==> flow/design.v <==
module MBRA30AA
(
    input WR,
    input CS1,
    input CS2,
    input [15:0] DI,
    input [6:0] A,
    output SO,
    output [15:0] DO,
    output [15:0] DE
);
reg [15:0] mem [127:0]  ;
assign SO = 1'b0;
assign DE = CS1 & CS2 ? 16'b1111111111111111 : 16'b0000000000000000;
assign DO = mem[A];
always @(posedge WR) begin
    mem[A] <= DI;
end
endmodule
# Reports on MBRA30AA
# What the tools print for MBRA30AA, step after step.
# Line numbers count from 1 in the design file above.
# Operators carry their Yosys type and port widths (W data, S select, Z words).
# Cell names lack the library's common part.
# A cell with n/a has no value.
[setup]
top_module = "MBRA30AA"
clk_port = "WR"
library = "sky130hd"
pvt_corner = "tt_025C_1v80"

# Word level
# Counts by Yosys on the flattened word-level netlist (proc, flatten, opt, wreduce; memories kept). Register bits leave out memories and registers merged into their read ports (data or address); mux counts leave out enables and synchronous resets folded into registers. Print and check cells are left out. Cells with the same type and inputs are merged into one.
# Yosys's memory passes give these memory sizes; they may raise the number of words (mostly to a power of two), join words into wider ones and drop unused or constant bits.
[word_totals]
word_cells = 3
memories = 1
ram_bits = 2048
ff_bits = 0
[classes]
muxes = 1
logic = 1
[mem_list]
columns = ["memory", "size", "word_bits", "rd", "write_ports", "line", "source"]
rows = [
  ["mem", 128, 16, 1, 1, 12, "reg [15:0] mem [127:0]  ;"],
]
[ops]
columns = ["operator", "count"]
rows = [
  ["$mux W16", 1],
  ["$and A1 B1 Y1", 1],
]

# Depth
# Yosys ltp: most cells in a row. Word level: on the elaborated netlist, between registers, memories and ports. Mapped: between sequential cells and ports; inverters and the memories' decode and read muxes count.
[depth]
depth_word = 2
abc_area = 0
mapped_depth = 11

# Mapped cells and area
# Source: synth_stat.txt of the flow (Yosys; design flattened, memories mapped). It holds for the ABC_AREA given above (unset counts as 0); a run with the other value may have another netlist.
# Totals and module areas in this step are rounded.
[mapped]
mapped_area_um2 = 79000
sequential_area_um2 = 61000
cell_count = 4695
ffs = 2048
[by_type]
columns = ["cell", "count", "type_area_um2"]
rows = [
  ["edfxtp_1", 2048, 6.15E+04],
  ["a221oi_1", 376, 3.29E+03],
  ["mux2_2", 193, 2.17E+03],
  ["a22oi_1", 268, 2011.93],
  ["a21oi_1", 280, 1.4E+03],
  ["nor2_1", 323, 1.21E+03],
  ["mux2i_1", 110, 1.1E+03],
  ["o21ai_0", 169, 845.811],
  ["buf_2", 155, 775.744],
  ["o22ai_1", 74, 462.944],
  ["clkbuf_1", 123, 461.693],
  ["a211oi_1", 58, 435.418],
  ["nand2_1", 110, 412.896],
  ["buf_4", 48, 360.346],
  ["mux4_2", 13, 292.781],
  ["o211ai_1", 32, 240.23],
  ["buf_6", 18, 202.694],
  ["o221ai_1", 21, 183.926],
]
# Not listed: further types 48, cells in them 276.

# Path before layout
# Source: OpenSTA report_checks on the synthesized netlist (no wires, ideal clock, input and output delay 20% of the period each), path of least setup slack; recovery checks are left aside. Register names are those of the netlist, which keeps one name where synthesis merged equal registers.
[synth_path]
path_type = "input port to flip-flop"
start = "input A[1]"
end = "memory mem[101][0]"
driving_pins = 8
delay_ns = 2.452
t_arrival_ns = 2.719
clock_period_ns = 3.28
setup_slack_ns = 0.173
path_buffers = 5
input_delay_ns = 0.656
period_less_setup_slack_ns = 3.107
# "delay_ns" is the arrival time less input delay plus setup time.
# "driving_pins" counts driving pins, that of a launching flip-flop among them; a cell with two outputs on the path counts twice.
# "period_less_setup_slack_ns" is the clock period less the worst setup slack; recovery checks do not enter. This is arithmetic on one report: input and output delays are still those of the set period (20% each).
[synth_between]
path_cell_list = "buf_2 buf_6 buf_4 nor2_2 clkbuf_1 nand2_1 clkbuf_1 nor2_1"
[synth_lines]
columns = ["element", "line", "source"]
rows = [
  ["start, declared", 7, "input [6:0] A,"],
  ["end, declared", 12, "reg [15:0] mem [127:0]  ;"],
]
# Chain of elaborated cells between the ends: none given.

# Path in the finished layout
# Path of least setup slack in the final report of run 2 (OpenROAD, finished layout, wires in). Where an end is a register, its clock arrival counts in the times.
[layout_path]
path_type = "input port to output port"
start = "input A[0]"
end = "output DO[9]"
path_buffers = 7
setup_slack_ns = -0.60
input_delay_ns = 0.71
driving_pins = 14
t_arrival_ns = 3.46
clock_period_ns = 3.57
output_delay_ns = 0.71
# The rows between start and end are the longest chain of elaborated cells between them; the timing report does not say that the signal goes this way. Where chains are equally long, one stands for them.
# Each line given opens the expression or statement behind the cell; cells for indexed reads and writes are added by Yosys, which also makes memories of some case tables.
# A memory read counts as a cell of the chain, while the word-level depth stops at memories.
[layout_between]
path_cell_list = "buf_16 buf_12 nor2b_4 buf_12 buf_4 buf_4 a22oi_2 o22ai_1 nor2_2 o311ai_4 o211ai_1 buf_4 o31ai_4 buf_2"
elab_chain_len = 1
cells_between = 1
lines_between = 1
cone_classes = "1 x memory"
[layout_lines]
columns = ["element", "line", "source"]
rows = [
  ["start, declared", 7, "input [6:0] A,"],
  ["$mem_v2 Z128 W16", 12, "reg [15:0] mem [127:0]  ;"],
  ["end, declared", 9, "output [15:0] DO,"],
]

Settings and measured results of 2 stored flow runs for module MBRA30AA (sky130hd), not sorted in any way. The constraints put input and output delay at 20% of the set period each and load the outputs with 0.01 pF.
By "timing.achieved_period_ns" is meant the clock period of the run minus its worst setup slack. This is arithmetic on one report: input and output delays are still those of the set period (20% each).
"worst_path_allowed_less_slack_ns" means the part of the period allowed to the worst setup path (the constraints hold back 20% at inputs and 20% at outputs) less its slack; where the path has registers, the arrival times of their clocks count too.
"fin_power_uw" rests on the timing tool's default activity at the inputs, not on a simulated workload.
Results are given in rounded form.

# run 1
==> flow/run.sh <==
#!/bin/bash
# the make line also repeats the synthesis and layout settings of config.mk as NAME=value (left out here)
make -C /OpenROAD-flow-scripts/flow DESIGN_CONFIG=/design/flow/config.mk WORK_HOME=/design/flow/orfs CLKGATE_MAP_FILE= finish
==> flow/config.mk <==
export PLATFORM = sky130hd
export DESIGN_NAME = MBRA30AA
export DESIGN_NICKNAME = MBRA30AA
export VERILOG_FILES = /design/flow/design.v
export SDC_FILE = /design/flow/constraint.sdc
export NUM_CORES = 4
export LEC_CHECK = 0
export CAP_MARGIN = 20
export CELL_PAD_IN_SITES_DETAIL_PLACEMENT = 2
export CELL_PAD_IN_SITES_GLOBAL_PLACEMENT = 3
export CORE_MARGIN = 10
export CORE_UTILIZATION = 62
export CTS_CLUSTER_DIAMETER = 330
export GPL_ROUTABILITY_DRIVEN = 0
export GPL_TIMING_DRIVEN = 0
export HOLD_SLACK_MARGIN = -0.06
export MIN_ROUTING_LAYER = met1
export PLACE_DENSITY_LB_ADDON = 0.19
export SLEW_MARGIN = 20
export TNS_END_PERCENT = 50
==> flow/constraint.sdc <==
create_clock -name core_clock -period 3.07 [get_ports {WR}]
set_input_delay 0.6140 -clock core_clock [delete_from_list [all_inputs] [get_ports {WR}]]
set_output_delay 0.6140 -clock core_clock [all_outputs]
set_load 0.01 [all_outputs]

==> run 1: results <==
outcome="incomplete, placement halted on DPL-0033"

# run 2
==> flow/run.sh <==
#!/bin/bash
# the make line also repeats the synthesis and layout settings of config.mk as NAME=value (left out here)
make -C /OpenROAD-flow-scripts/flow DESIGN_CONFIG=/design/flow/config.mk WORK_HOME=/design/flow/orfs CLKGATE_MAP_FILE= finish
==> flow/config.mk <==
export PLATFORM = sky130hd
export DESIGN_NAME = MBRA30AA
export DESIGN_NICKNAME = MBRA30AA
export VERILOG_FILES = /design/flow/design.v
export SDC_FILE = /design/flow/constraint.sdc
export NUM_CORES = 4
export LEC_CHECK = 0
export CAP_MARGIN = 20
export CORE_MARGIN = 2
export CORE_UTILIZATION = 60
export SLEW_MARGIN = 20
==> flow/constraint.sdc <==
create_clock -name core_clock -period 3.57 [get_ports {WR}]
set_input_delay 0.7140 -clock core_clock [delete_from_list [all_inputs] [get_ports {WR}]]
set_output_delay 0.7140 -clock core_clock [all_outputs]
set_load 0.01 [all_outputs]

==> run 2: results <==
fin_hold_ws_ns=0.30
synthesis_area_um2=79000
timing.achieved_period_ns=4.169
setup_tns_ns=-6.9
worst_path_allowed_less_slack_ns=2.74
timing.worst_path_kind="input port to output port"
fin_power_uw=52000
total_die_area_um2=140000
fin_ws_ns=-0.60
cell_area_final_um2=100000
util_pct=76
